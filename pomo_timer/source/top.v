==> flow/design.v <==
module binary_to_bcd 
(
    clk_i,
    ce_i,
    rst_i,
    start_i,
    dat_binary_i,
    dat_bcd_o,
    done_o
);
    parameter BITS_IN_PP         = 16;  
    parameter BCD_DIGITS_OUT_PP  = 5;   
    parameter BIT_COUNT_WIDTH_PP = 4;   
    input  clk_i;                       
    input  ce_i;                        
    input  rst_i;                       
    input  start_i;                     
    input  [BITS_IN_PP-1:0] dat_binary_i;         
    output [4*BCD_DIGITS_OUT_PP-1:0] dat_bcd_o;   
    output done_o;                      
    reg [4*BCD_DIGITS_OUT_PP-1:0] dat_bcd_o;
    reg  [BITS_IN_PP-1:0] bin_reg;
    reg  [4*BCD_DIGITS_OUT_PP-1:0] bcd_reg;
    wire [BITS_IN_PP-1:0] bin_next;
    reg  [4*BCD_DIGITS_OUT_PP-1:0] bcd_next;
    reg  busy_bit;
    reg  [BIT_COUNT_WIDTH_PP-1:0] bit_count;
    wire bit_count_done;
    function [4*BCD_DIGITS_OUT_PP-1:0] bcd_asl;
      input [4*BCD_DIGITS_OUT_PP-1:0] din;
      input newbit;
      integer k;
      reg cin;
      reg [3:0] digit;
      reg [3:0] digit_less;
      begin
        cin = newbit;
        for (k=0; k<BCD_DIGITS_OUT_PP; k=k+1)
        begin
          digit[3] = din[4*k+3];
          digit[2] = din[4*k+2];
          digit[1] = din[4*k+1];
          digit[0] = din[4*k];
          digit_less = digit - 5;
          if (digit > 4'b0100)
          begin
            bcd_asl[4*k+3] = digit_less[2];
            bcd_asl[4*k+2] = digit_less[1];
            bcd_asl[4*k+1] = digit_less[0];
            bcd_asl[4*k+0] = cin;
            cin = 1'b1;
          end
          else
          begin
            bcd_asl[4*k+3] = digit[2];
            bcd_asl[4*k+2] = digit[1];
            bcd_asl[4*k+1] = digit[0];
            bcd_asl[4*k+0] = cin;
            cin = 1'b0;
          end
        end  
      end
    endfunction
    assign bin_next = {bin_reg,1'b0};
    always @(bcd_reg or bin_reg)
    begin
      bcd_next <= bcd_asl(bcd_reg,bin_reg[BITS_IN_PP-1]);
    end
    always @(posedge clk_i)
    begin
      if (rst_i)
      begin
        busy_bit <= 0;   
        dat_bcd_o <= 0;
      end
      else if (start_i && ~busy_bit)
      begin
        busy_bit <= 1;
        bin_reg <= dat_binary_i;
        bcd_reg <= 0;
      end
      else if (busy_bit && ce_i && bit_count_done && ~start_i)
      begin
        busy_bit <= 0;
        dat_bcd_o <= bcd_next;
      end
      else if (busy_bit && ce_i && ~bit_count_done)
      begin
        bcd_reg <= bcd_next;
        bin_reg <= bin_next;
      end
    end
    assign done_o = ~busy_bit;
    always @(posedge clk_i)
    begin
      if (~busy_bit) bit_count <= 0;
      else if (ce_i && ~bit_count_done) bit_count <= bit_count + 1;
    end
    assign bit_count_done = (bit_count == (BITS_IN_PP-1));
endmodule
module debouncer
(
    input clk,
    input signal_in,
    output reg deb_pulse_out
);
    reg sig_q     = 1'b0;
    reg sig_qq    = 1'b0;
    reg [19:0] clk_cnt = 'b0;
    reg        busy    = 1'b0;
    always @(posedge clk)
    begin
        {sig_qq, sig_q} <= {sig_q, signal_in};
    end
    always @(posedge clk)
    begin
        deb_pulse_out <= 1'b0;
        if (!busy)
        begin
            if (!sig_qq & sig_q)   
            begin
                deb_pulse_out <= 1'b1;   
                busy <= 1'b1;   
            end
        end
        else 
        begin
            if (&clk_cnt)
            begin
                busy <= 1'b0;
            end
            clk_cnt <= clk_cnt + 1;
        end
    end
endmodule
`timescale 1ns / 1ps
module seven_seg_disp
(
    input        clk,
    input [15:0] x,
    output reg [6:0] seg,
    output reg [3:0] an
);
    wire [2:0]  s;   
    reg  [3:0]  digit;
    wire [3:0]  aen;
    reg  [13:0] clkdiv;
    assign s = clkdiv[13:11];
    assign aen = 4'b1111;  
    always @(posedge clk)
    begin   
        case (s)
            0: digit = x[3:0];    
            1: digit = x[7:4];    
            2: digit = x[11:8];   
            3: digit = x[15:12];  
            default: digit = x[3:0];
        endcase
    end    
    always @(*)
    begin
        case (digit)
            0:   seg = 7'b1000000;
            1:   seg = 7'b1111001;
            2:   seg = 7'b0100100;
            3:   seg = 7'b0110000;
            4:   seg = 7'b0011001;
            5:   seg = 7'b0010010;
            6:   seg = 7'b0000010;
            7:   seg = 7'b1111000;
            8:   seg = 7'b0000000;
            9:   seg = 7'b0010000;
            default: seg = 7'b0000000;
        endcase
    end
    always @(*)
    begin
        an = 4'b1111;
        if (aen[s] == 1)
        begin
            an[s] = 0;
        end
    end
    always @(posedge clk) 
    begin
        clkdiv <= clkdiv + 1;
    end
endmodule
module timer_engine (
    input clk,
    input rst_n,
    input lever,
    input button,
    output reg [7:0] min_bcd,
    output reg [7:0] sec_bcd,
    output reg       blink_7sd
);
    localparam MAX_CLKS = 3278000;
    localparam  IDLE_st           = 8'b00000001;
    localparam  TIMER_START_st    = 8'b00000010;
    localparam  SET_MINUTES_st    = 8'b00000100;
    localparam  BLINK_7SD_st      = 8'b00001000;
    reg  [22:0] clk_cnt = 'b0;
    reg  [7:0]  minutes = 'd25;
    reg  [7:0]  seconds = 'd0;
    reg         update_bcd = 1'b1;
    reg  [7:0]  state = IDLE_st;
    always @(posedge clk) begin
        if (!rst_n)
        begin
            clk_cnt <= 'b0;
            minutes <= 'd25;
            seconds <= 'd0;
            update_bcd <= 1'b1;
            blink_7sd <= 1'b0;
            state <= IDLE_st;
        end
        else
        begin
            update_bcd <= 1'b0;
            blink_7sd <= 1'b0;
            case (state)
                IDLE_st: begin
                    if (lever) begin
                        state <= TIMER_START_st;
                    end else if (button) begin
                        state <= SET_MINUTES_st;
                    end
                end
                TIMER_START_st: begin
                    if (lever) begin
                        state <= IDLE_st;
                    end else begin
                        if (minutes == 0 && seconds == 0) begin
                            clk_cnt <= 'b0;
                            state <= BLINK_7SD_st;
                        end else if (clk_cnt >= MAX_CLKS) begin
                            if (seconds == 0) begin
                                minutes <= minutes - 1;
                                seconds <= 'd59;
                            end else begin
                                seconds <= seconds - 1;
                            end
                            clk_cnt <= 'b0;
                            update_bcd <= 1'b1;
                        end else begin
                            clk_cnt <= clk_cnt + 1;
                        end
                    end
                end
                SET_MINUTES_st: begin
                    if (lever) begin
                        if (minutes == 0) begin
                            minutes <= 'd59;
                        end else begin
                            minutes <= minutes - 1;
                        end
                        update_bcd <= 1'b1;
                    end else if (button) begin
                        state <= IDLE_st;
                    end
                    if (clk_cnt >= 500000) begin
                        clk_cnt <= 'b0;
                        blink_7sd <= ~blink_7sd;
                    end else begin
                        clk_cnt <= clk_cnt + 1;
                        blink_7sd <= blink_7sd;
                    end
                end
                BLINK_7SD_st: begin
                    if (clk_cnt >= 500000) begin
                        clk_cnt <= 'b0;
                        blink_7sd <= ~blink_7sd;
                    end else begin
                        clk_cnt <= clk_cnt + 1;
                        blink_7sd <= blink_7sd;
                    end
                end
                default: begin
                    state <= IDLE_st;
                end
            endcase
        end
    end
    wire [7:0] min_bcd_o;
    wire [7:0] sec_bcd_o;
    wire       min_bcd_done;
    wire       sec_bcd_done;
    binary_to_bcd #(
        .BITS_IN_PP        (8),
        .BCD_DIGITS_OUT_PP (2)
    ) min_binary_to_bcd (
        .clk_i        (clk),
        .ce_i         (1'b1),
        .rst_i        (~rst_n),
        .start_i      (update_bcd),
        .dat_binary_i (minutes),
        .dat_bcd_o    (min_bcd_o),
        .done_o       (min_bcd_done)
    );
    always @(posedge clk) begin
        if (min_bcd_done) begin
            min_bcd <= min_bcd_o;
        end
    end
    binary_to_bcd #(
        .BITS_IN_PP        (8),
        .BCD_DIGITS_OUT_PP (2)
    ) sec_binary_to_bcd (
        .clk_i        (clk),
        .ce_i         (1'b1),
        .rst_i        (~rst_n),
        .start_i      (update_bcd),
        .dat_binary_i (seconds),
        .dat_bcd_o    (sec_bcd_o),
        .done_o       (sec_bcd_done)
    );
    always @(posedge clk) begin
        if (sec_bcd_done) begin
            sec_bcd <= sec_bcd_o;
        end
    end
endmodule
`timescale 1ns / 1ps
module top (
    input SYSCLK,
    input RST_N,
    input LEVER,
    input BUTT1,
    output        GPIO,
    output [6:0]  SEG, 
    output [3:0]  AN
);
    wire clk;
    assign clk = SYSCLK;
    reg  rst_n    = 1'b0;
    reg  rst_n_q1 = 1'b0;
    always @(posedge clk or negedge RST_N) begin
        if (!RST_N) begin
            {rst_n, rst_n_q1} <= 2'b0;
        end else begin
            {rst_n, rst_n_q1} <= {rst_n_q1, 1'b1};
        end
    end
    wire lever_pulse;
    wire butt1_pulse;
    debouncer lever_debounce (
        .clk           (clk),
        .signal_in     (LEVER),
        .deb_pulse_out (lever_pulse)
    );
    debouncer butt1_debounce (
        .clk           (clk),
        .signal_in     (BUTT1),
        .deb_pulse_out (butt1_pulse)
    );
    wire [7:0] min_bcd;
    wire [7:0] sec_bcd;
    wire blink_7sd;
    timer_engine timer_engine (
        .clk        (clk),
        .rst_n      (rst_n),
        .lever      (lever_pulse),
        .button     (butt1_pulse),
        .min_bcd    (min_bcd),
        .sec_bcd    (sec_bcd),
        .blink_7sd  (blink_7sd)
    );
    wire [3:0] an_out;
    seven_seg_disp seven_seg_disp (
        .clk (clk),
        .x   ({min_bcd, sec_bcd}),
        .seg (SEG),
        .an  (an_out)
    );
    assign AN = blink_7sd ? 4'b1111 : {an_out[0], an_out[1], an_out[2], an_out[3]};
    assign GPIO = 1'b0; 
endmodule
* Reports on top
What the tools print for top, step after step. Line numbers count from 1 in the design file above. Library cell names are shortened. The mark - stands for no value.
Design: top module top, clock input SYSCLK, standard-cell library sky130hd, timing corner tt_025C_1v80

* After elaboration
Source: Yosys, flattened and elaborated, memories not mapped. Widths are those after wreduce. Registers that Yosys merges into a memory's read port (data or address) are not register bits. Print and check cells do not count. Equal cells are merged and count once. Memory sizes are those after Yosys's memory passes, which may raise the word count (mostly to a power of two), join words into wider ones and drop unused or constant bits.
Word-level totals: memories 1, bits in read-only memories 112, bits of input ports 4, flip-flop bits (word level) 187, word width x clocked read ports 7, output and inout bits 12, RAM bits 0, latch bits 0
Operators by class: multiply operators 0, shift operators 3, reduce/logical cells 31, order comparisons 6, $add $sub $neg 13, equality and inequality tests 20, multiplexer cells 62, bitwise operators 15, divide/modulo/power cells 0
Memories:
- (name not given) | words 16, bits a word 7, read ports 1, wr ports 0, line 162 | case (digit)
Operators with widths (count):
- 2-to-1 mux 8 bit | 23
- 2-to-1 mux 23 bit | 4
- case mux 23 bit (select 2 bit) | 1
- adder 20 x 1 -> 20 bit (second input constant) | 2
- AND reduction 20 bit | 2
- case mux 8 bit (select 4 bit) | 1
- 2-to-1 mux 1 bit | 28
- adder 23 x 1 -> 23 bit (second input constant) | 1
- >= comparator 23 x 19 -> 1 bit (second input constant) | 1
- >= comparator 23 x 22 -> 1 bit (second input constant) | 1
- greater-than comparator 4 x 3 -> 1 bit (second input constant) | 4
- subtractor 8 x 1 -> 8 bit (second input constant) | 2
- logical NOT 8 bit | 2
- case mux 8 bit (select 2 bit) | 1
- adder 14 x 1 -> 14 bit (second input constant) | 1
- != test 2 bit (second input constant) | 7
- subtractor 3 bit (second input constant) | 4
- case mux 4 bit (select 3 bit) | 1
- NOT 1 bit | 11
- nonzero test 2 bit | 5
- logical AND 1 bit | 9
- variable shift 1 x 4 -> 4 bit (first input constant) | 2
- AND reduction 2 bit | 4
- adder 4 x 1 -> 4 bit (second input constant) | 2
- equality test 4 x 3 -> 1 bit (second input constant) | 2
- equality test 8 x 1 -> 1 bit (second input constant) | 1
- equality test 8 x 2 -> 1 bit (second input constant) | 1
- equality test 8 x 3 -> 1 bit (second input constant) | 1
Not listed: further kinds 20, cells in them 26.

* Longest topological paths
Longest topological path by Yosys (ltp), each cell counted once; first at word level (registers and memories cut), then after technology mapping (sequential cells cut; the memories' decode and read muxes count).
Depth: depth in word-level cells 6, ABC_AREA 0, mapped depth 10, gate-level depth less buffers 10

* After synthesis
Source: synth_stat.txt of the flow (Yosys; design flattened, memories mapped). It holds for the ABC_AREA given above (unset counts as 0); a run with the other value may have another netlist. Totals and module areas in this step are rounded.
Mapped netlist: cell count 802, chip area (Yosys) 8410 um2, sequential part of the area 4690 um2, flip-flop cells 190, buffers 19
Cell types:
- edfxtp_1 | count 88, area in all 2.64E+03 um2
- dfxtp_1 | count 100, area in all 2001.92 um2
- xnor2_1 | count 54, area in all 472.954 um2
- nand2_1 | count 96, area in all 360.346 um2
- nor2_1 | count 96, area in all 360.346 um2
- ha_1 | count 26, area in all 325.312 um2
- xor2_1 | count 29, area in all 253.994 um2
- nand3_1 | count 38, area in all 190.182 um2
- mux2i_1 | count 18, area in all 180.173 um2
- inv_1 | count 37, area in all 138.883 um2
- a21oi_1 | count 26, area in all 130.125 um2
- and3_1 | count 16, area in all 100.096 um2
- nor3_1 | count 17, area in all 85.082 um2
- o21ai_0 | count 16, area in all 80.077 um2
- a211oi_1 | count 9, area in all 67.565 um2
- and2_1 | count 10, area in all 62.56 um2
- nand4_1 | count 10, area in all 62.56 um2
- nand3b_1 | count 8, area in all 60.058 um2
Not listed: further types 47, cells in them 108. The figures by module come from a second, unflattened synthesis with its own total; it is not the netlist above.
Unflattened totals: cell total of the unflattened synthesis 816, area (unflattened synthesis) 9170 um2
Each row is one instance without its submodules.
Modules:
- timer_engine | instances 1, area 3240 um2, cells 330, sequential area 1380 um2
- binary_to_bcd | instances 2, area 1300 um2, cells 111, sequential area 741 um2
- debouncer | instances 2, area 1100 um2, cells 79, sequential area 681 um2
- seven_seg_disp | instances 1, area 1020 um2, cells 97, sequential area 420 um2
- top | instances 1, area 90.1 um2, cells 9, sequential area 50.0 um2

* Worst setup path after synthesis
Path of least setup slack by OpenSTA after synthesis, without wires, with an ideal clock, recovery checks aside; 20% of the period is set as input and as output delay. Where synthesis merged equal registers, the netlist keeps one of their names.
Path after synthesis: kind reg-to-reg, start register timer_engine.seconds[0], end register timer_engine.seconds[3], clock period 2.98 ns, path slack 0.599 ns, data required time 2.861 ns, arrival time 2.263 ns, stages 11, path buffers 2, path delay 2.382 ns, launch time at the first pin 0.000 ns, synthesis period reached 2.381 ns
"path delay" is the arrival time less input delay plus setup time. "stages": output pins that drive a net of the path, with the launching flip-flop's if there is one; two outputs of one cell count as two. "synthesis period reached" is the clock period less the worst setup slack; recovery checks do not enter. This is arithmetic on one report: input and output delays are still those of the set period (20% each). The rows between start and end are the longest chain of elaborated cells between them; the timing report does not say that the signal goes this way. Where chains are equally long, one stands for them. A line is the first line of the expression or statement that the cell stems from. Yosys adds cells for indexed reads and writes and turns some case tables into memories. A register here has more assigning lines than the two given.
Between the ends, after synthesis: path through dfxtp_1 > inv_1 > ha_1 > or4b_4 > or4_4 > buf_6 > o21ai_2 > or2_2 > buf_6 > a21oi_1 > o221a_1, length of the longest elaborated chain 4, elaborated cells on any way between the ends 6, those cells by class 1 x add/sub; 1 x mux; 1 x logic; 3 x reduce/logical
RTL lines, path after synthesis:
- start: declaration | line 205 | reg  [7:0]  seconds = 'd0;
- start: assignment | line 213 | seconds <= 'd0;
- start: assignment | line 242 | seconds <= seconds - 1;
- logical NOT 8 bit | line 234 | if (minutes == 0 && seconds == 0) begin
- logical AND 1 bit | line 234
- NOT 1 bit
- AND reduction 4 bit
- end: assignment | line 240 | seconds <= 'd59;
- end: assignment | line 242
- end: declaration | line 205

* Worst path after layout
From the final timing report of run A: the path of least setup slack in the routed layout; clock arrival at registers is part of the times.
Path post-layout: kind reg-to-output, start register seven_seg_disp.clkdiv[11], end output port AN[0], launch time at the first pin 0.43 ns, data required time 2.25 ns, arrival time 2.12 ns, clock period 2.81 ns, path slack 0.12 ns, path buffers 1, stages 7
Between the ends, post-layout: path through dfxtp_2 > inv_1 > ha_1 > or2_2 > a21oi_1 > nand2_1 > clkdlybuf4s50_1
RTL lines, path post-layout:
- start: declaration | line 147 | reg  [13:0] clkdiv;
- start: assignment | line 186 | clkdiv <= clkdiv + 1;
- end: declaration | line 332 | output [3:0]  AN
No chain of elaborated cells between the ends is given.

Wiki page: top / flow data

top through Yosys and OpenROAD on sky130hd: 2 stored runs, unordered, with their settings and measured results. The constraints put input and output delay at 20% of the set period each and load the outputs with 0.01 pF.
"achieved clock period" is the run's clock period less its worst setup slack. It is reckoned from that one timing run; input and output delays stay at 20% of the period that was set.
"total power of the final layout": no workload was simulated; the value follows from the tool's default switching activity.
Measured values are rounded.

* Run A | settings: period_ns 2.81; CAP_MARGIN 20; CORE_MARGIN 2; CORE_UTILIZATION 40; SLEW_MARGIN 20 | results: area of the die 22200 um2; worst slack on setup checks 0.124 ns; achieved clock period 2.686 ns; standard-cell area of the final layout 9520 um2; chip area after synthesis (Yosys) 8410 um2; total negative setup slack 0.000 ns; total power of the final layout 7.08 mW
* Run B | settings: period_ns 1.6; CORE_UTILIZATION 26; PLACE_DENSITY_LB_ADDON 0.03; HOLD_SLACK_MARGIN 0.18; CORE_MARGIN 10; CELL_PAD_IN_SITES_GLOBAL_PLACEMENT 1; CTS_CLUSTER_SIZE 38; MIN_ROUTING_LAYER met2; MAX_ROUTING_LAYER met5; CAP_MARGIN 20; SLEW_MARGIN 20 | results: chip area after synthesis (Yosys) 8410 um2; total power of the final layout 13.6 mW; total negative setup slack -28.2 ns; standard-cell area of the final layout 11800 um2; worst slack on setup checks -0.671 ns; achieved clock period 2.271 ns; area of the die 40000 um2
